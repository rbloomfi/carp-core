==> flow/design.v <==
module DIVIDER (
    input logic [31:0] nume,
    den,
    input en,
    clk,
    clr,
    output logic [31:0] quotient,
    remainder,
    output reg done,
    busy
);
  logic [63:0] DEN, NEXT_DEN, NEXT_NUME, NUME;
  logic [31:0] NEXT_q, current_q;
  logic [5:0] NEXT_counter, counter;
  logic NEXT_done, current_done = 0, check, running;
  assign busy = ~current_done;
  assign done = current_done;
  assign quotient = current_q;
  assign remainder = NUME[31:0];
  always_ff @(posedge clk) begin
    if (en && current_done) begin
      current_done <= 0;
      counter <= 0;
      current_q <= NEXT_q;
      NUME <= {32'b0, nume};
      DEN <= {den, 32'b0};
    end else if (clr) begin
      counter <= 0;
      current_done <= 1;
    end else begin
      DEN <= NEXT_DEN;
      NUME <= NEXT_NUME;
      current_done <= NEXT_done;
      current_q <= NEXT_q;
      counter <= NEXT_counter;
    end
  end
  always_comb begin
    NEXT_done = 1;
    NEXT_counter = 0;
    NEXT_NUME = 0;
    NEXT_DEN = 0;
    NEXT_q = 0;
    if (~current_done) begin
      if (counter == 0) begin
        case (den)
          0: begin
            NEXT_DEN  = {32'b0, 32'hffffffff};
            NEXT_NUME = {32'b0, 32'hffffffff};
            NEXT_done = 1;
          end
          1: begin
            NEXT_NUME = 64'b0;
            NEXT_q = nume;
            NEXT_done = 1;
          end
          2: begin
            NEXT_NUME = {63'b0, nume[0]};
            NEXT_q = nume >> 1;
            NEXT_done = 1;
          end
          4: begin
            NEXT_NUME = {62'b0, nume[1:0]};
            NEXT_q = nume >> 2;
            NEXT_done = 1;
          end
          8: begin
            NEXT_NUME = {61'b0, nume[2:0]};
            NEXT_q = nume >> 3;
            NEXT_done = 1;
          end
          default: begin
            NEXT_DEN = DEN >> 1;
            NEXT_q   = current_q << 1;
            if (NUME >= DEN) begin
              NEXT_NUME = NUME - DEN;
              NEXT_q[0] = 1;
            end else begin
              NEXT_NUME = NUME;
            end
            NEXT_counter = counter + 1;
            NEXT_done = 0;
          end
        endcase
      end else begin
        NEXT_DEN = DEN >> 1;
        NEXT_q   = current_q << 1;
        if (NUME >= DEN) begin
          NEXT_NUME = NUME - DEN;
          NEXT_q[0] = 1;
        end else begin
          NEXT_NUME = NUME;
        end
        NEXT_counter = counter + 1;
        if (counter != 32) begin
          NEXT_done = 0;
        end
      end
    end
  end
endmodule
module DIVIDER_wrapper (
    input clk,
    go,
    clr,
    input [1:0] func3,   
    input [31:0] rs1,
    rs2,
    output done,
    output logic [31:0] rd
);
  logic error, en, r_done;
  wire w_done;
  wire [31:0] quotient, remainder;
  logic [31:0] nume, den;
  DIVIDER divider (
      .nume(nume),
      .den(den),
      .en(en),
      .clk(clk),
      .clr(clr),
      .quotient(quotient),
      .remainder(remainder),
      .done(w_done)
  );
  assign done = r_done;
  always_ff @(posedge clk) begin
    en <= 0;
    r_done <= w_done;
    if (go) begin
      if (~func3[0]) begin
        nume <= rs1[31] ? ~rs1 + 1 : rs1;
        den  <= rs2[31] ? ~rs2 + 1 : rs2;
      end else begin
        nume <= rs1;
        den  <= rs2;
      end
      en <= 1;
    end
    if (func3[1]) begin   
      if (~func3[0] && (rs1[31] ^ rs2[31])) begin   
        rd <= ~remainder + 1;
      end else begin   
        rd <= remainder;
      end
    end else begin
      if (~func3[0] && (rs1[31] ^ rs2[31])) begin   
        rd <= ~quotient + 1;
      end else begin   
        rd <= quotient;
      end
    end
  end
endmodule
* From RTL to reports: DIVIDER_wrapper
What the tools print for DIVIDER_wrapper, step after step.
Lines are those of the file above, counted from 1.
Operators carry their Yosys type and port widths (W data, S select, Z words).
Cell names lack the library's common part.
A cell with n/a has no value.
- Top :: DIVIDER_wrapper
- Clock :: clk
- Library :: sky130hd
- Corner :: tt_025C_1v80

* Elaborated design
Counts by Yosys on the flattened word-level netlist (proc, flatten, opt, wreduce; memories kept). Register bits leave out memories and registers merged into their read ports (data or address). Print and check cells are left out. Cells with the same type and inputs are merged into one.
- Register bits after elaboration :: 265
- Bits of input ports :: 69
- Output and inout bits :: 33
- Word-level cells :: 72
- Reductions and logical operators :: 7
- Magnitude comparators :: 1
- Multiplexer cells :: 34
- Equality and inequality tests :: 6
- $add $sub $neg :: 6
- Bitwise logic cells :: 6
** Operators with widths (count)
- $mux W64 :: 7
- $mux W32 :: 12
- $pmux W64 S5 :: 1
- $pmux W31 S5 :: 1
- $add A32 B1 Y32 const B :: 4
- $not A32 Y32 :: 4
- $pmux W63 S2 :: 1
- $sub A64 B64 Y64 :: 1
- $ge A64 B64 Y1 :: 1
- $eq A32 B1 Y1 const B :: 1
- $eq A32 B2 Y1 const B :: 1
- $eq A32 B3 Y1 const B :: 1
- $eq A32 B4 Y1 const B :: 1
- $logic_not A32 Y1 :: 1
- $mux W31 :: 1
- $mux W6 :: 2
- $mux W1 :: 8
- $add A6 B1 Y6 const B :: 1
- $ne A6 B6 Y1 const B :: 1
- $logic_not A6 Y1 :: 1
- $reduce_or A5 Y1 :: 1
- $pmux W1 S5 :: 1
- $reduce_or A4 Y1 :: 1
- $reduce_or A3 Y1 :: 1
- $logic_and A1 B1 Y1 :: 2
- $ne A2 B1 Y1 const B :: 1
- $xor A1 B1 Y1 :: 1
- $not A1 Y1 :: 1

* Longest topological paths
Yosys ltp: most cells in a row. Word level: on the elaborated netlist, between registers, memories and ports. Mapped: between sequential cells and ports; inverters and the memories' decode and read muxes count.
- Word-level depth :: 7
- ABC_AREA :: 0
- Depth in mapped cells :: 14
- Depth with buffers taken out :: 12

* Synthesis result
Source: synth_stat.txt of the flow (Yosys; design flattened, memories mapped). It holds for the ABC_AREA given above (unset counts as 0); a run with the other value may have another netlist.
** Cells by type
- edfxtp_1 :: count 160, area in all 4.8E+03 um^2
- dfxtp_1 :: count 105, area in all 2.1E+03 um^2
- ha_1 :: count 70, area in all 875.84 um^2
- a21oi_1 :: count 166, area in all 830.797 um^2
- xnor2_1 :: count 90, area in all 788.256 um^2
- xor2_1 :: count 86, area in all 753.222 um^2
- nor2_1 :: count 191, area in all 716.938 um^2
- o21ai_0 :: count 142, area in all 710.682 um^2
- nand2_1 :: count 178, area in all 668.141 um^2
- inv_1 :: count 104, area in all 390.374 um^2
- a22o_1 :: count 43, area in all 376.611 um^2
- a211oi_1 :: count 47, area in all 352.838 um^2
- a221oi_1 :: count 33, area in all 289.027 um^2
- clkbuf_1 :: count 77, area in all 289.027 um^2
- nand3_1 :: count 46, area in all 230.221 um^2
- o22ai_1 :: count 33, area in all 206.448 um^2
- nor3_1 :: count 33, area in all 165.158 um^2
- nand4_1 :: count 24, area in all 150.144 um^2
Other cell types: 65; their cells: 331.
- Mapped flip-flops :: 265
- Standard cells after synthesis :: 1959
- Mapped area :: 17210.3 um^2
The figures by module come from a second, unflattened synthesis with its own total; it is not the netlist above.
- Cell total of the unflattened synthesis :: 1973
- Area total of the unflattened synthesis :: 17682.0 um^2
Rows give one instance, submodules left out.
** Modules
- DIVIDER :: area 11837.6 um^2, sequential area 4304.1 um^2, times used 1, cells 1386
- DIVIDER_wrapper :: area 5844.4 um^2, sequential area 2602.5 um^2, times used 1, cells 587

* Timing after synthesis
Source: OpenSTA report_checks on the synthesized netlist (no wires, ideal clock, input and output delay 20% of the period each), path of least setup slack; recovery checks are left aside. Register names are those of the netlist, which keeps one name where synthesis merged equal registers.
- Kind :: input -> register
- Start :: input clr
- End :: register divider.DEN[32]
- Data required time :: 4503 ps
- Time at the first pin :: 1000 ps
- Delay of the path :: 3628 ps
- Slack :: 371 ps
- Arrival :: 4131 ps
- Clock period :: 5000 ps
- External input delay :: 1000 ps
- Buffers on the path :: 2
- Stages on the path :: 3
- Synthesis period reached :: 4629 ps
"delay of the path" is the arrival time less input delay plus setup time.
"stages on the path": output pins that drive a net of the path, with the launching flip-flop's if there is one; two outputs of one cell count as two.
"synthesis period reached" is the clock period less the worst setup slack; recovery checks do not enter. This is arithmetic on one report: input and output delays are still those of the set period (20% each).
The rows between start and end are the longest chain of elaborated cells between them; the timing report does not say that the signal goes this way. Where chains are equally long, one stands for them.
A line is the first line of the expression or statement that the cell stems from. Yosys adds cells for indexed reads and writes and turns some case tables into memories.
Only ways into the end's enable, where the timed path ends, are counted here.
- Path through :: nand2b_1 > clkbuf_1 > buf_1
- Length of the longest elaborated chain :: 1
- Elaborated cells on any way between the ends :: 1
- RTL lines with such cells :: 0
** Ends and longest elaborated chain, post-synthesis
- from (decl) :: RTL line 105 : clr,
- $ne A2 B1 Y1
- to (assign) :: RTL line 26 : DEN <= {den, 32'b0};
- to (assign) :: RTL line 31 : DEN <= NEXT_DEN;
- to (decl) :: RTL line 12 : logic [63:0] DEN, NEXT_DEN, NEXT_NUME, NUME;

* Worst path after layout
From the final timing report of job 1: the path of least setup slack in the routed layout; clock arrival at registers is part of the times.
The report prints the path's times to 10 ps; the period is as set.
- Kind :: register -> register
- Start :: register den[6]
- End :: register divider.NUME[61]
- Arrival :: 4890 ps
- Clock period :: 7230 ps
- Time at the first pin :: 550 ps
- Buffers on the path :: 2
- Stages on the path :: 12
- Data required time :: 7650 ps
- Slack :: 2760 ps
The rows between start and end are the longest chain of elaborated cells between them; the timing report does not say that the signal goes this way. Where chains are equally long, one stands for them.
- Path through :: edfxtp_1 > nor4_1 > nand2_1 > nor3_1 > and2_1 > nand2_1 > nand2_1 > buf_4 > o31ai_4 > buf_4 > a221oi_1 > nand3_1
- Length of the longest elaborated chain :: 4
- Elaborated cells on any way between the ends :: 8
- RTL lines with such cells :: 3
** Ends and longest elaborated chain, after layout
- from (decl) :: RTL line 115 : logic [31:0] nume, den;
- from (assign) :: RTL line 133 : den  <= rs2[31] ? ~rs2 + 1 : rs2;
- from (assign) :: RTL line 136 : den  <= rs2;
- $eq A32 B4 Y1 :: RTL line 46 : case (den)
- $pmux W64 S5 :: RTL line 46
- $mux W64 :: RTL line 45 : if (counter == 0) begin
- $mux W64 :: RTL line 44 : if (~current_done) begin
- to (assign) :: RTL line 25 : NUME <= {32'b0, nume};
- to (assign) :: RTL line 32 : NUME <= NEXT_NUME;
- to (decl) :: RTL line 12 : logic [63:0] DEN, NEXT_DEN, NEXT_NUME, NUME;

Memo
Re: implementation data of DIVIDER_wrapper

Measured data: module DIVIDER_wrapper, platform sky130hd, 2 stored runs of the flow under differing settings, order arbitrary. Input and output delays are each 20% of the period that was set; the output load is 0.01 pF.
"reached clock period" is the run's clock period less its worst setup slack. It is reckoned from that one timing run; input and output delays stay at 20% of the period that was set.
"time used up by the worst setup path" = time allowed to the worst setup path (clock period - input delay - output delay, where it has them) - its slack; a late launch clock adds to it, a late capture clock takes from it.
"total power of the final layout": no workload was simulated; the value follows from the tool's default switching activity.
"time used up by the worst setup path" is known to 10 ps.

* Job 1
** Files
==> flow/run.sh <==
#!/bin/bash
# the make line also repeats the synthesis and layout settings of config.mk as NAME=value (left out here)
make -C /OpenROAD-flow-scripts/flow DESIGN_CONFIG=/design/flow/config.mk WORK_HOME=/design/flow/orfs CLKGATE_MAP_FILE= finish
==> flow/config.mk <==
export PLATFORM = sky130hd
export DESIGN_NAME = DIVIDER_wrapper
export DESIGN_NICKNAME = DIVIDER_wrapper
export VERILOG_FILES = /design/flow/design.v
export SDC_FILE = /design/flow/constraint.sdc
export NUM_CORES = 4
export LEC_CHECK = 0
export CAP_MARGIN = 20
export CELL_PAD_IN_SITES_DETAIL_PLACEMENT = 0
export CELL_PAD_IN_SITES_GLOBAL_PLACEMENT = 2
export CORE_MARGIN = 2
export CORE_UTILIZATION = 39
export CTS_CLUSTER_SIZE = 82
export GPL_ROUTABILITY_DRIVEN = 0
export MIN_ROUTING_LAYER = met2
export PLACE_DENSITY_LB_ADDON = 0.05
export SETUP_SLACK_MARGIN = 0.23
export SLEW_MARGIN = 20
export TNS_END_PERCENT = 10
==> flow/constraint.sdc <==
create_clock -name core_clock -period 7.23 [get_ports {clk}]
set_input_delay 1.4460 -clock core_clock [delete_from_list [all_inputs] [get_ports {clk}]]
set_output_delay 1.4460 -clock core_clock [all_outputs]
set_load 0.01 [all_outputs]
** Results
- Post-synthesis cell area :: 17210.3 um^2
- Overall die area :: 45826.0 um^2
- Std-cell area (final layout) :: 19842.8 um^2
- Utilization in the final report :: 0.458
- Worst setup slack after layout :: 2762 ps
- Final setup TNS :: 0 ps
- Worst hold slack after layout :: 458 ps
- Total power of the final layout :: 5.085 mW
- Reached clock period :: 4468 ps
- Time used up by the worst setup path :: 4470 ps
- Worst path kind :: register -> register

* Job 2
** Files
==> flow/run.sh <==
#!/bin/bash
# the make line also repeats the synthesis and layout settings of config.mk as NAME=value (left out here)
make -C /OpenROAD-flow-scripts/flow DESIGN_CONFIG=/design/flow/config.mk WORK_HOME=/design/flow/orfs CLKGATE_MAP_FILE= finish
==> flow/config.mk <==
export PLATFORM = sky130hd
export DESIGN_NAME = DIVIDER_wrapper
export DESIGN_NICKNAME = DIVIDER_wrapper
export VERILOG_FILES = /design/flow/design.v
export SDC_FILE = /design/flow/constraint.sdc
export NUM_CORES = 4
export LEC_CHECK = 0
export CAP_MARGIN = 20
export CELL_PAD_IN_SITES_GLOBAL_PLACEMENT = 1
export CORE_ASPECT_RATIO = 0.56
export CORE_MARGIN = 2
export CORE_UTILIZATION = 15
export GPL_ROUTABILITY_DRIVEN = 0
export MAX_ROUTING_LAYER = met5
export PLACE_DENSITY_LB_ADDON = 0.03
export SETUP_SLACK_MARGIN = 1.0
export SLEW_MARGIN = 0
==> flow/constraint.sdc <==
create_clock -name core_clock -period 4.15 [get_ports {clk}]
set_input_delay 0.8300 -clock core_clock [delete_from_list [all_inputs] [get_ports {clk}]]
set_output_delay 0.8300 -clock core_clock [all_outputs]
set_load 0.01 [all_outputs]
** Results
- Post-synthesis cell area :: 17210.3 um^2
- Overall die area :: 117576.0 um^2
- Std-cell area (final layout) :: 23856.6 um^2
- Utilization in the final report :: 0.211
- Worst setup slack after layout :: 951 ps
- Final setup TNS :: 0 ps
- Worst hold slack after layout :: 456 ps
- Total power of the final layout :: 9.998 mW
- Reached clock period :: 3199 ps
- Time used up by the worst setup path :: 3200 ps
- Worst path kind :: register -> register
